==> flow/design.v <==
`timescale 1ns / 1ps
module hazardUnit(
    input clk_i,
    input reset_i,
    input [4:0] rs1,
    input [4:0] rs2,
    input [4:0] alurd_i,
    input [4:0] loadrd_i,
    input memEn_i,
    input memWr_i,
    input signed [31:0] op1_i,
    input signed [31:0] op2_i,
    input signed [31:0] aluResult,
    input signed [31:0] loadResult,
    output logic signed [31:0] op1_o,
    output logic signed [31:0] op2_o,
    output logic stall 
    );
    logic [4:0] rs1_i, rs2_i;
    logic stall_n;
    always_comb
    begin
        if (reset_i)
        begin
            stall_n = 0;
            op1_o = 0;
            op2_o = 0;
        end
        else if (stall == 1)
            begin
                if((rs1_i == loadrd_i) & (rs1_i != 0))
                        begin
                            stall_n = 0;
                            op1_o = loadResult;
                            op2_o = op2_i;
                        end
                        else if ((rs2_i == loadrd_i) & (rs2_i != 0))
                        begin
                            stall_n = 0;
                            op1_o = op1_i;
                            op2_o = loadResult;
                        end
                        else if ((rs1_i == loadrd_i) & (rs2_i == loadrd_i) & (rs1_i != 0) & (rs2_i != 0))
                        begin
                            stall_n = 0;
                            op1_o = loadResult;
                            op2_o = loadResult;
                        end
                        else
                        begin
                            stall_n = 0;
                            op1_o = op1_i;
                            op2_o = op2_i;
                        end
            end
        else if ((memEn_i == 0) & (memWr_i == 0))
        begin
            stall_n = 0;
            if((rs1_i == alurd_i) & (rs1_i != 0))
            begin
                op1_o = aluResult;
                op2_o = op2_i;
            end
            else if ((rs2_i == alurd_i) & (rs2_i != 0))
            begin
                op1_o = op1_i;
                op2_o = aluResult;
            end
            else if ((rs1_i == alurd_i) & (rs2_i == alurd_i) & (rs1_i != 0) & (rs2_i != 0))
            begin
                op1_o = aluResult;
                op2_o = aluResult;
            end
            else
            begin
            op1_o = op1_i;
            op2_o = op2_i;
            end
        end
        else if ((memEn_i == 1) & (memWr_i == 0))
        begin
            if((rs1_i == alurd_i) & (rs1_i != 0))
            begin
                stall_n = 1;
                op1_o = 0;
                op2_o = 0;
            end
            else if ((rs2_i == alurd_i) & (rs2_i != 0))
            begin
                stall_n = 1;
                op1_o = 0;
                op2_o = 0;
            end
            else if ((rs1_i == alurd_i) & (rs2_i == alurd_i) & (rs1_i != 0) & (rs2_i != 0))
            begin
                stall_n = 1;
                op1_o = 0;
                op2_o = 0;
            end
            else
            begin
                stall_n = 0;
                op1_o = op1_i;
                op2_o = op2_i;
            end
        end
        else
        begin
            stall_n = 0;
            op1_o = op1_i;
            op2_o = op2_i;
        end
    end
    always @(posedge clk_i, posedge reset_i)
    begin
        if(reset_i)
        begin
            rs1_i <= 0;
            rs2_i <= 0;
            stall <= 0;
        end
        else
        begin
            stall <= stall_n;
            rs1_i <= rs1;
            rs2_i <= rs2;
        end
    end
endmodule
; ---- Step by step through the tools: hazardUnit
; The steps from the RTL of hazardUnit to its reports follow in flow order.
; Line numbers count from 1 in the design file above.
; Operators: Yosys type, input widths -> output width; for muxes data width and select width s.
; Library cell names are shortened.
; Not given: -
[design]
design = hazardUnit
clock_port = clk_i
library = sky130hd
lib_corner = tt_025C_1v80

; ---- Word level
; Counts by Yosys on the flattened word-level netlist (proc, flatten, opt, wreduce; memories kept). Register bits leave out memories and registers merged into their read ports (data or address); mux counts leave out enables and synchronous resets folded into registers. Print and check cells are left out. Cells with the same type and inputs are merged into one.
[classes]
n_addsub = 0
multipliers = 0
div_mod_pow = 0
cmp = 0
equal = 4
shifts = 0
mux = 33
n_logic = 14
reduce_logical = 2
[ops]
columns = op, n
row1 = $mux 32, 26
row2 = $eq 5x5->1, 4
row3 = $and 1x1->1, 12
row4 = $reduce_bool 5->1, 2
row5 = $mux 1, 7
row6 = $not 1->1, 2
[bits]
reg_bits = 11
latch_bits = 0
ram_bits = 0
rom_bits = 0
clocked_rd_ports_x_width = 0
n_memories = 0
input_bits = 152
out_inout_bits = 65
wordCells = 56

; ---- Logic depth
; Yosys ltp: most cells in a row. Word level: on the elaborated netlist, between registers, memories and ports. Mapped: between sequential cells and ports; inverters and the memories' decode and read muxes count.
[depth]
depth_word = 11
abc_area = 0
mapped_depth = 8
depth_no_buf = 6

; ---- Mapped cells and area
; Source: synth_stat.txt of the flow (Yosys; design flattened, memories mapped). It holds for the ABC_AREA given above (unset counts as 0); a run with the other value may have another netlist.
; The area totals of this step are shown rounded.
[by_type]
columns = type, n, area_total_um2
row1 = mux2i_1, 65, 650.624
row2 = a221oi_1, 64, 560.538
row3 = a211oi_1, 64, 480.461
row4 = mux2_1, 31, 349.085
row5 = dfrtp_1, 11, 275.264
row6 = clkbuf_1, 31, 116.362
row7 = xnor2_1, 11, 96.342
row8 = xor2_1, 9, 78.826
row9 = nor4_4, 3, 63.811
row10 = buf_2, 9, 45.043
row11 = buf_6, 3, 33.782
row12 = nor2_8, 1, 20.019
row13 = nand3_1, 3, 15.014
row14 = nor2_1, 4, 15.014
row15 = or4_1, 2, 15.014
row16 = o31ai_2, 1, 12.512
row17 = inv_1, 3, 11.261
row18 = mux2_2, 1, 11.261
; Other cell types: 6; their cells: 7.
[mapped]
cell_count = 323
area_um2 = 2899
seq_area_um2 = 275.3
ff_cells = 11
buffers = 43

; ---- Worst setup path after synthesis
; Source: OpenSTA report_checks on the synthesized netlist (no wires, ideal clock, input and output delay 20% of the period each), path of least setup slack; recovery checks are left aside. Register names are those of the netlist, which keeps one name where synthesis merged equal registers.
[synth_timing]
path_type = input port to output port
start = input alurd_i[0]
end = output op2_o[10]
period_ps = 3600
in_delay_ps = 720
output_delay_ps = 720
t_first_pin_ps = 720
arrival_time_ps = 2536
required_ps = 2880
path_slack_ps = 344
path_delay_ps = 1816
path_stages = 6
path_buffers = 1
period_less_setup_slack_ps = 3256
; "path_delay_ps" = arrival - input delay + setup time.
; At an output port there is no setup time.
; "path_stages" counts driving pins, that of a launching flip-flop among them; a cell with two outputs on the path counts twice.
; "period_less_setup_slack_ps" = period - worst setup slack (recovery checks aside). The figure is calculated, with input and output delays left at 20% of the set period.
; Between the ends stands the longest chain of elaborated cells between them, by number of cells; it is not shown to be the way that was timed. Of several equally long chains one is given.
; Each line given opens the expression or statement behind the cell; cells for indexed reads and writes are added by Yosys, which also makes memories of some case tables.
[synth_via]
path_cell_list = xor2_1 -> nor4_4 -> mux2i_1 -> clkbuf_1 -> a221oi_1 -> a211oi_1
elab_chain_cells = 11
cells_between = 17
classes_between = eq/ne: 2; mux: 10; logic: 5
[synth_rtl]
columns = item, line
row1 = "start, declared", 7  ; input [4:0] alurd_i,
row2 = $eq 5x5->1, 94  ; else if ((rs1_i == alurd_i) & (rs2_i == alurd_i) & (rs1_i != 0) & (rs2_i != 0))
row3 = $and 1x1->1 x3, 94
row4 = $mux 32, 94
row5 = $mux 32, 88  ; else if ((rs2_i == alurd_i) & (rs2_i != 0))
row6 = $mux 32, 82  ; if((rs1_i == alurd_i) & (rs1_i != 0))
row7 = $mux 32, 80  ; else if ((memEn_i == 1) & (memWr_i == 0))
row8 = $mux 32, 56  ; else if ((memEn_i == 0) & (memWr_i == 0))
row9 = $mux 32, 29  ; else if (stall == 1)
row10 = $mux 32, 23  ; if (reset_i)
row11 = "end, declared", 16  ; output logic signed [31:0] op2_o,

; ---- Timing after layout
; From the final timing report of flow run A: the path of least setup slack in the routed layout; clock arrival at registers is part of the times.
; The path's times are printed in steps of 10 ps; the period is the one set.
[layout_timing]
path_type = flip-flop to output port
start = register rs1_i[3]
end = output op2_o[9]
period_ps = 2550
output_delay_ps = 510
t_first_pin_ps = 230
arrival_time_ps = 2820
required_ps = 2040
path_slack_ps = -780
path_stages = 14
path_buffers = 7
; Between the ends stands the longest chain of elaborated cells between them, by number of cells; it is not shown to be the way that was timed. Of several equally long chains one is given.
[layout_via]
path_cell_list = dfrtp_1 -> or4_4 -> nor2_8 -> buf_4 -> buf_6 -> buf_6 -> nor4_4 -> nor4_4 -> buf_6 -> buf_12 -> buf_4 -> mux2i_1 -> a211oi_2 -> buf_2
elab_chain_cells = 11
cells_between = 24
classes_between = eq/ne: 2; mux: 13; logic: 8; reduce/logical: 1
[layout_rtl]
columns = item, line
row1 = "start, declared", 19  ; logic [4:0] rs1_i, rs2_i;
row2 = "start, assigned", 118  ; rs1_i <= 0;
row3 = "start, assigned", 125  ; rs1_i <= rs1;
row4 = $eq 5x5->1, 94  ; else if ((rs1_i == alurd_i) & (rs2_i == alurd_i) & (rs1_i != 0) & (rs2_i != 0))
row5 = $and 1x1->1 x3, 94
row6 = $mux 32, 94
row7 = $mux 32, 88  ; else if ((rs2_i == alurd_i) & (rs2_i != 0))
row8 = $mux 32, 82  ; if((rs1_i == alurd_i) & (rs1_i != 0))
row9 = $mux 32, 80  ; else if ((memEn_i == 1) & (memWr_i == 0))
row10 = $mux 32, 56  ; else if ((memEn_i == 0) & (memWr_i == 0))
row11 = $mux 32, 29  ; else if (stall == 1)
row12 = $mux 32, 23  ; if (reset_i)
row13 = "end, declared", 16  ; output logic signed [31:0] op2_o,

; Top module hazardUnit; platform sky130hd; tools Yosys and OpenROAD; 2 stored runs in no particular order. Input and output delays are each 20% of the period that was set; the output load is 0.01 pF.
; By "clock_period_reached_ps" is meant the clock period of the run minus its worst setup slack. This is arithmetic on one report: input and output delays are still those of the set period (20% each).
; "worst_path_allowed_less_slack_ps" is the time allowed to the run's worst setup path (the clock period less input and output delay, where it has them) less its slack. Clock arrival times count: a late capture clock shortens it, a late launch clock lengthens it.
; By "total_power_mw" is meant OpenSTA's value without simulated activity: inputs other than the clock are taken to toggle once in ten clock periods, and the tool carries that through the logic.
; "worst_path_allowed_less_slack_ps" is known to 10 ps.
; Measured values are rounded.

[flow run A: settings]
period_ns = 2.55
CORE_UTILIZATION = 16
SETUP_SLACK_MARGIN = 0.64
PLACE_DENSITY = 0.92
CORE_MARGIN = 2
ABC_AREA = 0
GPL_TIMING_DRIVEN = 1
CAP_MARGIN = 20
SLEW_MARGIN = 20
[flow run A: results]
synthesis_area_um2 = 2899
stdcell_area_um2 = 7397
util_pct = 41.5
worst_path_allowed_less_slack_ps = 2820
critical_path_kind = flip-flop to output port
final_die_area_um2 = 19210
clock_period_reached_ps = 3330
total_negative_slack_ps = -43010
total_power_mw = 1.613
ws_setup_ps = -780

[flow run B: settings]
period_ns = 2.95
CAP_MARGIN = 20
CORE_MARGIN = 2
CORE_UTILIZATION = 40
SLEW_MARGIN = 20
[flow run B: results]
worst_path_allowed_less_slack_ps = 2460
critical_path_kind = input port to output port
stdcell_area_um2 = 6574
clock_period_reached_ps = 3641
total_power_mw = 1.300
ws_setup_ps = -691
synthesis_area_um2 = 2899
total_negative_slack_ps = -30190
util_pct = 92.1
final_die_area_um2 = 7944
